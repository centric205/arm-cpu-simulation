==> flow/design.v <==
`timescale 1ns / 1ps
module registerfile(PR1, PR4, MemtoReg_Out, Data1, Data2, clock, Reg2Loc_Out);
		input [499:0] PR1;
		input [499:0] PR4;
      input [63:0] MemtoReg_Out;
		input [4:0] Reg2Loc_Out;
		wire [4:0] Rn, Rm;  
		wire[63:0] Write_Data;  
		wire RegWrite5;  
		input clock;  
		output [63:0] Data1, Data2;  
		reg [63:0] RF [0:31];  
		wire [4:0] Rt5;
		initial begin
		RF[0] = 64'b0;
		RF[31] = 64'b0;
		end
		assign Rt5 = PR4[4:0];
	   assign Rn = PR1[9:5];
		assign Rm = Reg2Loc_Out;
		assign Data1 = RF[Rn];
		assign Data2 = RF[Rm];
		assign Write_Data = MemtoReg_Out;
		assign RegWrite5 = PR4[103];
		always@(posedge clock)
		if (RegWrite5 == 1) RF[Rt5] <= Write_Data;
endmodule
; From RTL to reports: registerfile
; The steps from the RTL of registerfile to its reports follow in flow order.
; Lines are those of the file above, counted from 1.
; Operators carry their Yosys type and port widths (W data, S select, Z words).
; Library cell names are shortened.
; The mark n/a stands for no value.
[setup]
top_module = registerfile
clock_port = clock
lib = sky130hd
corner = tt_025C_1v80

; Elaborated design
; Yosys after proc, flatten, opt, wreduce and memory -nomap, before mapping. Enables and synchronous resets that opt folds into registers are not counted as muxes. Memory bits, and registers merged into a memory's read port (data or address), are not among the register bits. Print and check cells are not counted. Equal cells are merged and count once.
; Yosys's memory passes give these memory sizes; they may raise the number of words (mostly to a power of two), join words into wider ones and drop unused or constant bits.
[bits]
ff_bits = 0
mem_bits_rw = 2048
n_memories = 1
inputBits = 1070
out_inout_bits = 128
word_cells = 4
[mem_list]
columns = memory, words, width, read_ports, write_ports, line
row1 = RF, 32, 64, 2, 1, 12  ; reg [63:0] RF [0:31];
[classes]
mux = 3
[op_table]
columns = cell, count
row1 = $mux W64, 1
row2 = $mux W5, 1
row3 = $mux W1, 1

; Depth
; Depth = most cells in a row (Yosys ltp): at word level without a register or memory, in the mapped netlist without a sequential cell, where the memories' decode and read muxes count.
[depth]
ltp_word = 1
ABC_AREA = 0
mapped_depth = 9

; Netlist
; Yosys stat after the flow's synthesis: flattened, memories mapped to cells. It holds for the ABC_AREA given above (unset counts as 0); a run with the other value may have another netlist.
; The area totals of this step are shown rounded.
[types]
columns = cell_type, count
row1 = edfxtp_1, 2048
row2 = mux4_2, 1039
row3 = mux2i_1, 362
row4 = a221oi_1, 93
row5 = buf_2, 129
row6 = mux2_2, 56
row7 = buf_4, 75
row8 = a32o_1, 38
row9 = clkbuf_1, 92
row10 = nand2_1, 87
row11 = a22o_1, 33
row12 = o22ai_1, 38
row13 = nor2_1, 46
row14 = o21a_1, 22
row15 = buf_1, 41
row16 = a22oi_1, 18
row17 = nor2b_1, 19
row18 = buf_6, 10
; Other cell types: 20; their cells: 67.
[synth_totals]
cells = 4313
area_um2 = 94100
seqArea_um2 = 61500
ffs = 2048
buffers = 347

; Timing after synthesis
; OpenSTA on the mapped netlist: ideal clock, no wires. The path of least setup slack (recovery checks aside). Input and output delay are each 20% of the period. Register names are those of the netlist, which keeps one name where synthesis merged equal registers.
[synth_path]
kind = in2reg
startpoint = input PR4[1]
endpoint = memory RF[12][0]
clock_period_ps = 5270
in_delay_ps = 1054
setup_ps = 486
arrival_ps = 4390
t_required_ps = 4784
slack_ps = 394
delay_ps = 3822
driving_pins = 3
n_path_buf = 1
synth_period_reached_ps = 4876
; "delay_ps" is the arrival time less input delay plus setup time.
; "driving_pins": output pins that drive a net of the path, with the launching flip-flop's if there is one; two outputs of one cell count as two.
; "synth_period_reached_ps" is the clock period less the worst setup slack; recovery checks do not enter. This is arithmetic on one report: input and output delays are still those of the set period (20% each).
; The rows between start and end are the longest chain of elaborated cells between them; the timing report does not say that the signal goes this way. Where chains are equally long, one stands for them.
; Each line given opens the expression or statement behind the cell; cells for indexed reads and writes are added by Yosys, which also makes memories of some case tables.
[synth_via]
cell_sequence = or3b_2 > clkbuf_1 > nor2_1
elab_chain_cells = 1
[synth_rtl]
columns = element, line
row1 = start: declaration, 4  ; input [499:0] PR4;
row2 = $mux W5, 26  ; if (RegWrite5 == 1) RF[Rt5] <= Write_Data;
row3 = end: declaration, 12  ; reg [63:0] RF [0:31];

; Path in the finished layout
; From the final timing report of job 1: the path of least setup slack in the routed layout; clock arrival at registers is part of the times.
; The report prints the path's times to 10 ps; the period is as set.
[layout_path]
kind = in2out
startpoint = input PR1[5]
endpoint = output Data1[36]
clock_period_ps = 7990
in_delay_ps = 1600
arrival_ps = 4910
t_required_ps = 6390
slack_ps = 1480
driving_pins = 7
n_path_buf = 3
; The rows between start and end are the longest chain of elaborated cells between them; the timing report does not say that the signal goes this way. Where chains are equally long, one stands for them.
; A memory read counts as a cell of the chain, while the word-level depth stops at memories.
[layout_via]
cell_sequence = buf_8 > buf_4 > mux4_2 > mux2i_1 > a22o_1 > a221oi_1 > clkdlybuf4s50_1
elab_chain_cells = 1
[layout_rtl]
columns = element, line
row1 = start: declaration, 3  ; input [499:0] PR1;
row2 = $mem_v2 Z32 W64, 12  ; reg [63:0] RF [0:31];
row3 = end: declaration, 11  ; output [63:0] Data1, Data2;

; Design registerfile on sky130hd. What follows are 2 stored runs of the flow, each under its own settings; their order means nothing. The constraints put input and output delay at 20% of the set period each and load the outputs with 0.01 pF.
; "period_less_ws_ps" is the run's clock period less its worst setup slack. It is reckoned from that one timing run; input and output delays stay at 20% of the period that was set.
; "worst_path_allowed_less_slack_ps" means the part of the period allowed to the worst setup path (the constraints hold back 20% at inputs and 20% at outputs) less its slack; where the path has registers, the arrival times of their clocks count too.
; "totalPower_uw": no workload was simulated; the value follows from the tool's default switching activity.
; "worst_path_allowed_less_slack_ps" is known to 10 ps.
; The results are shown rounded.

[job 1: settings]
period_ns = 7.99
CORE_UTILIZATION = 51
SETUP_SLACK_MARGIN = 0.48
PLACE_DENSITY = 0.81
CORE_MARGIN = 8
CELL_PAD_IN_SITES_DETAIL_PLACEMENT = 0
TNS_END_PERCENT = 30
GPL_TIMING_DRIVEN = 1
CTS_CLUSTER_DIAMETER = 98
MIN_ROUTING_LAYER = met1
MAX_ROUTING_LAYER = met5
CAP_MARGIN = 20
SLEW_MARGIN = 20
[job 1: results]
yosys_chip_area_um2 = 94100
tns_setup_ps = 0
worstSetupSlack_ps = 1480
period_less_ws_ps = 6511
worst_path_allowed_less_slack_ps = 3320
path_kind = in2out
fin_hold_ws_ps = 1300
total_die_area_um2 = 199000
totalPower_uw = 23500
final_stdcell_area_um2 = 106000
post_route_util_frac = 0.578

[job 2: settings]
period_ns = 7.77
CORE_UTILIZATION = 28
SETUP_SLACK_MARGIN = 0.33
PLACE_DENSITY_LB_ADDON = 0.11
CORE_ASPECT_RATIO = 0.64
CORE_MARGIN = 5
TNS_END_PERCENT = 50
GPL_TIMING_DRIVEN = 0
GPL_ROUTABILITY_DRIVEN = 0
CTS_CLUSTER_DIAMETER = 81
CAP_MARGIN = 30
MAX_ROUTING_LAYER = met4
SLEW_MARGIN = 20
[job 2: results]
yosys_chip_area_um2 = 94100
tns_setup_ps = 0
worstSetupSlack_ps = 55
period_less_ws_ps = 7715
worst_path_allowed_less_slack_ps = 4610
path_kind = in2out
fin_hold_ws_ps = 1190
total_die_area_um2 = 348000
totalPower_uw = 25800
final_stdcell_area_um2 = 116000
post_route_util_frac = 0.347
